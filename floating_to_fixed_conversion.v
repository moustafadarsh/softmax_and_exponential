==> flow/design.v <==
module floating_to_fixed_conversion #(parameter
DATA_WIDTH = 32,
M = 23,
E = 8,
bias = (2**(E-1))-1,
INTEGER = 10,
FRACTION = 22
) (
input                           clk,
input                           reset,
input  wire  [DATA_WIDTH-1:0]   floating_point_input,
input  wire                     start_floating_to_fixed_conversion,
output wire  [DATA_WIDTH-1:0]   fixed_point_output_reg,
output reg                      fixed_point_number_ready
);
wire   [INTEGER-1:0]     INTEGER_RESULT ;
wire   [M-1:0]    FRACTION_RESULT_MANTISSA_BASED_positive_exponent ;
wire   [2*M:0]     FRACTION_RESULT_MANTISSA_BASED_negative_exponent ;
reg   [FRACTION-1:0]    FRACTION_RESULT ;
wire   [E-1:0]  exponent;
wire   [M-1:0]  mantissa;
wire   [M:0]    mantissa_shifted;
wire            exponent_negative;
wire [E-1:0]    absolute_of_negative_exponent ;
wire [2*M:0]     mantissa_with_one ;
reg [INTEGER-1:0] INTEGER_RESULT_reg  ;
reg [FRACTION-1:0] FRACTION_RESULT_reg  ;
reg INTEGER_AND_FRACTION_RESULT_en ;
localparam             IDLE                               = 1'b0,
                       INTEGER_AND_FRACTION_CALCULATION   = 1'b1;
reg current_state, next_state;  
    always @(posedge clk or posedge reset)
    begin
        if(reset)
            current_state <= IDLE;       
        else
            current_state <= next_state;
    end
    always @*
    begin 
        case(current_state)
        IDLE : 
        begin
    fixed_point_number_ready = 0;
    INTEGER_AND_FRACTION_RESULT_en = 0;
    if (start_floating_to_fixed_conversion)
        begin
    next_state = INTEGER_AND_FRACTION_CALCULATION ;
        end
    else
        begin
    next_state = IDLE ;
        end
        end                    
        INTEGER_AND_FRACTION_CALCULATION :
        begin
    fixed_point_number_ready = 1;
    INTEGER_AND_FRACTION_RESULT_en = 1;
    next_state = IDLE ;
        end
        default :
        begin
    fixed_point_number_ready = 0;
    INTEGER_AND_FRACTION_RESULT_en = 0;
    next_state = IDLE ;
        end
        endcase
    end  
assign exponent = floating_point_input[DATA_WIDTH-1:M] - bias;
assign mantissa = floating_point_input[M-1:0];
assign exponent_negative = exponent[E-1]==1'b1;
assign mantissa_shifted = {1'b1, mantissa} >> (M - 1 - exponent);
assign mantissa_with_one = {{M{1'b0}},1'b1,mantissa} ;
assign absolute_of_negative_exponent = ~exponent + 1'b1 ;
assign INTEGER_RESULT = (exponent_negative) ?  'b0 :  mantissa_shifted[M:1] ;
always @ (*)
begin
if (exponent_negative)
    begin
if (absolute_of_negative_exponent > (M+1))
    begin
FRACTION_RESULT = 'b0;
    end
else
    begin
FRACTION_RESULT = FRACTION_RESULT_MANTISSA_BASED_negative_exponent [2*M:(2*M)+1-FRACTION] ;    
    end
    end
else
    begin
FRACTION_RESULT = FRACTION_RESULT_MANTISSA_BASED_positive_exponent [M-1:M-FRACTION] ;  
    end
end
assign FRACTION_RESULT_MANTISSA_BASED_positive_exponent = mantissa << (exponent) ;
assign FRACTION_RESULT_MANTISSA_BASED_negative_exponent = mantissa_with_one << (M+1-absolute_of_negative_exponent) ;
assign fixed_point_output_reg = {INTEGER_RESULT_reg,FRACTION_RESULT_reg};
always @ (posedge clk or posedge reset)
begin
if (reset)
    begin
INTEGER_RESULT_reg <= 'b0 ;
FRACTION_RESULT_reg <= 'b0 ;
    end 
else if (INTEGER_AND_FRACTION_RESULT_en)
    begin
INTEGER_RESULT_reg <= INTEGER_RESULT  ;
FRACTION_RESULT_reg <= FRACTION_RESULT  ; 
    end
else
    begin
INTEGER_RESULT_reg <= INTEGER_RESULT_reg  ;
FRACTION_RESULT_reg <= FRACTION_RESULT_reg  ;       
    end
end
endmodule
From RTL to reports: floating_to_fixed_conversion. Tool output for the design above, in the order of the flow. Line numbers count from 1 in the design file above. Cell names lack the library's common part. The mark n/a stands for no value.

Design top: floating_to_fixed_conversion. Clock port: clk. Library: sky130hd. Timing corner: tt_025C_1v80.

Elaborated design. Counts by Yosys on the flattened word-level netlist (proc, flatten, opt, wreduce; memories kept). Register bits leave out memories and registers merged into their read ports (data or address); mux counts leave out enables and synchronous resets folded into registers. Print and check cells are left out. Cells with the same type and inputs are merged into one.

Output and inout bits: 33. The entry for register bits reads 33. The figure for elaborated cells is 19.

Order comparisons: 1. For add/subtract/negate cells the number is 4. Under muxes and demuxes stands 6. The entry for shift-type cells reads 3. The figure for bitwise gates (word level) is 2.

Operator list (count): 24-bit by 32-bit << shifter with 47-bit output (1); 22-bit two-way mux (2); 24-bit by 32-bit right shift with 11-bit output (1); 23-bit by 8-bit << shifter with 23-bit output (1); 5-bit by 8-bit subtractor with 9-bit output with constant A (2); 10-bit two-way mux (1); 8-bit by 1-bit adder with 8-bit output with constant B (1); 8-bit by 5-bit > comparator with 1-bit output with constant B (1); 8-bit by 7-bit subtractor with 8-bit output with constant B (1); 8-bit NOT (1); 1-bit parallel mux with 2-bit select (2); 1-bit NOT (1); 1-bit two-way mux (1).

Longest topological paths. Yosys ltp: most cells in a row. Word level: on the elaborated netlist, between registers, memories and ports. Mapped: between sequential cells and ports; inverters and the memories' decode and read muxes count.

The figure for word-level depth is 7. The entry for ABC_AREA reads 0. Under mapped depth stands 14.

Netlist. Yosys stat after the flow's synthesis: flattened, memories mapped to cells. It holds for the ABC_AREA given above (unset counts as 0); a run with the other value may have another netlist.

Cells by type (count): dfrtp_1 (33); mux4_2 (31); mux2i_1 (28); nand2_1 (68); a21oi_1 (45); nor2_1 (53); mux2_2 (11); o21ai_0 (22); clkbuf_1 (29); a211oi_1 (14); o211ai_1 (14); buf_2 (19); nor3_1 (19); nand3_1 (18); xnor2_1 (8); xnor3_1 (3); a31oi_1 (10); and3_1 (10).

Other cell types: 52; their cells: 132.

Under flip-flop cells stands 33. The figure for mapped area is 4625.7 um^2. Under standard cells after synthesis stands 567.

Worst setup path after synthesis. Source: OpenSTA report_checks on the synthesized netlist (no wires, ideal clock, input and output delay 20% of the period each), path of least setup slack; recovery checks are left aside. Register names are those of the netlist, which keeps one name where synthesis merged equal registers.

Path kind: input port to flip-flop. From: in floating_point_input[23]. To: reg INTEGER_RESULT_reg[5]. Required time: 3.489 ns. The entry for delay of the path reads 2.713 ns. For path slack the number is 0.191 ns. The figure for driving pins on the path is 11. The figure for data arrival time is 3.298 ns. External input delay: 0.726 ns. The figure for clock period is 3.63 ns. The figure for launch time at the first pin is 0.726 ns. For synthesis period reached the number is 3.439 ns.

"delay of the path" is the arrival time less input delay plus setup time. "driving pins on the path": output pins that drive a net of the path, with the launching flip-flop's if there is one; two outputs of one cell count as two. "synthesis period reached" is the clock period less the worst setup slack; recovery checks do not enter. This is arithmetic on one report: input and output delays are still those of the set period (20% each). Between the ends stands the longest chain of elaborated cells between them, by number of cells; it is not shown to be the way that was timed. Of several equally long chains one is given. A line is the first line of the expression or statement that the cell stems from. Yosys adds cells for indexed reads and writes and turns some case tables into memories. At most two assigning lines are given for a register; there are more.

Cells stage by stage: buf_2 > inv_2 > ha_1 > clkbuf_1 > buf_2 > buf_2 > buf_2 > mux4_2 > mux4_2 > a221oi_1 > a31oi_1. Under cells in the longest elaborated chain stands 4. Elaborated cells on any way between the ends: 4. Those cells by class: add/sub: 2; shift: 1; mux: 1.

RTL lines, path after synthesis: from (decl) (RTL line 11) `input  wire  [DATA_WIDTH-1:0]   floating_point_input,`; 8-bit by 7-bit subtractor with 8-bit output (RTL line 69) `assign exponent = floating_point_input[DATA_WIDTH-1:M] - bias;`; 5-bit by 8-bit subtractor with 9-bit output (RTL line 72) `assign mantissa_shifted = {1'b1, mantissa} >> (M - 1 - exponent);`; 24-bit by 32-bit right shift with 11-bit output (RTL line 72); 10-bit two-way mux (RTL line 75) `assign INTEGER_RESULT = (exponent_negative) ?  'b0 :  mantissa_shifted[M:1] ;`; to (assign) (RTL line 101) `INTEGER_RESULT_reg <= 'b0 ;`; to (assign) (RTL line 111) `INTEGER_RESULT_reg <= INTEGER_RESULT_reg  ;`; to (decl) (RTL line 26) `reg [INTEGER-1:0] INTEGER_RESULT_reg  ;`.

Timing after layout. From the final timing report of run 2: the path of least setup slack in the routed layout; clock arrival at registers is part of the times.

Path kind: input port to flip-flop. From: in floating_point_input[25]. To: reg INTEGER_RESULT_reg[6]. The figure for driving pins on the path is 10. The figure for clock period is 3.54 ns. For path slack the number is 0.33 ns. Required time: 3.70 ns. External input delay: 0.71 ns. The figure for launch time at the first pin is 0.71 ns. The figure for data arrival time is 3.36 ns.

Between the ends stands the longest chain of elaborated cells between them, by number of cells; it is not shown to be the way that was timed. Of several equally long chains one is given. At most two assigning lines are given for a register; there are more.

Cells stage by stage: clkdlybuf4s50_1 > buf_4 > a21boi_0 > a211o_1 > o21ai_4 > buf_4 > mux2i_1 > mux2i_1 > a221oi_1 > a31oi_1. Under cells in the longest elaborated chain stands 4. Elaborated cells on any way between the ends: 4. Those cells by class: add/sub: 2; shift: 1; mux: 1.

RTL lines, path post-layout: from (decl) (RTL line 11) `input  wire  [DATA_WIDTH-1:0]   floating_point_input,`; 8-bit by 7-bit subtractor with 8-bit output (RTL line 69) `assign exponent = floating_point_input[DATA_WIDTH-1:M] - bias;`; 5-bit by 8-bit subtractor with 9-bit output (RTL line 72) `assign mantissa_shifted = {1'b1, mantissa} >> (M - 1 - exponent);`; 24-bit by 32-bit right shift with 11-bit output (RTL line 72); 10-bit two-way mux (RTL line 75) `assign INTEGER_RESULT = (exponent_negative) ?  'b0 :  mantissa_shifted[M:1] ;`; to (assign) (RTL line 101) `INTEGER_RESULT_reg <= 'b0 ;`; to (assign) (RTL line 111) `INTEGER_RESULT_reg <= INTEGER_RESULT_reg  ;`; to (decl) (RTL line 26) `reg [INTEGER-1:0] INTEGER_RESULT_reg  ;`.

Lab notebook: floating_to_fixed_conversion

Measured data: module floating_to_fixed_conversion, platform sky130hd, 2 stored runs of the flow under differing settings, order arbitrary. Input and output delays are each 20% of the period that was set; the output load is 0.01 pF. "clock period reached" = clock period - worst setup slack. The figure is calculated, with input and output delays left at 20% of the set period. "time used up by the worst setup path": the worst setup path's part of the clock period (all of it between registers, 20% less for each end at a port) less its slack. A launch clock that arrives late makes it longer, a capture clock that arrives late makes it shorter. "power" rests on the timing tool's default activity at the inputs, not on a simulated workload.

Run 1 has these settings: period_ns 5.59; CORE_UTILIZATION 70; SETUP_SLACK_MARGIN 1.62; CORE_ASPECT_RATIO 1.58; CORE_MARGIN 9; CELL_PAD_IN_SITES_DETAIL_PLACEMENT 1; TNS_END_PERCENT 65; GPL_TIMING_DRIVEN 0; CTS_CLUSTER_DIAMETER 57; SLEW_MARGIN 0; MAX_ROUTING_LAYER met5; CAP_MARGIN 20. Outcome: no results, placement failed with DPL-0033.

Run 2 has these settings: period_ns 3.54; SETUP_SLACK_MARGIN 0.17; CAP_MARGIN 20; CORE_MARGIN 2; CORE_UTILIZATION 40; SLEW_MARGIN 20. The total negative setup slack comes to 0.000 ns. The chip area after synthesis (Yosys) reads 4625.7 um^2. The standard-cell area of the final layout stands at 6242.2 um^2. The measured clock period reached is 3.207 ns. The area of the die comes to 12440.1 um^2. The time used up by the worst setup path stands at 2.50 ns. Worst setup path type: input port to flip-flop. For the worst-case hold slack the run shows 0.484 ns. The post-layout utilization reads 54.9%. The measured smallest setup slack is 0.333 ns. The power is 2.033 mW.
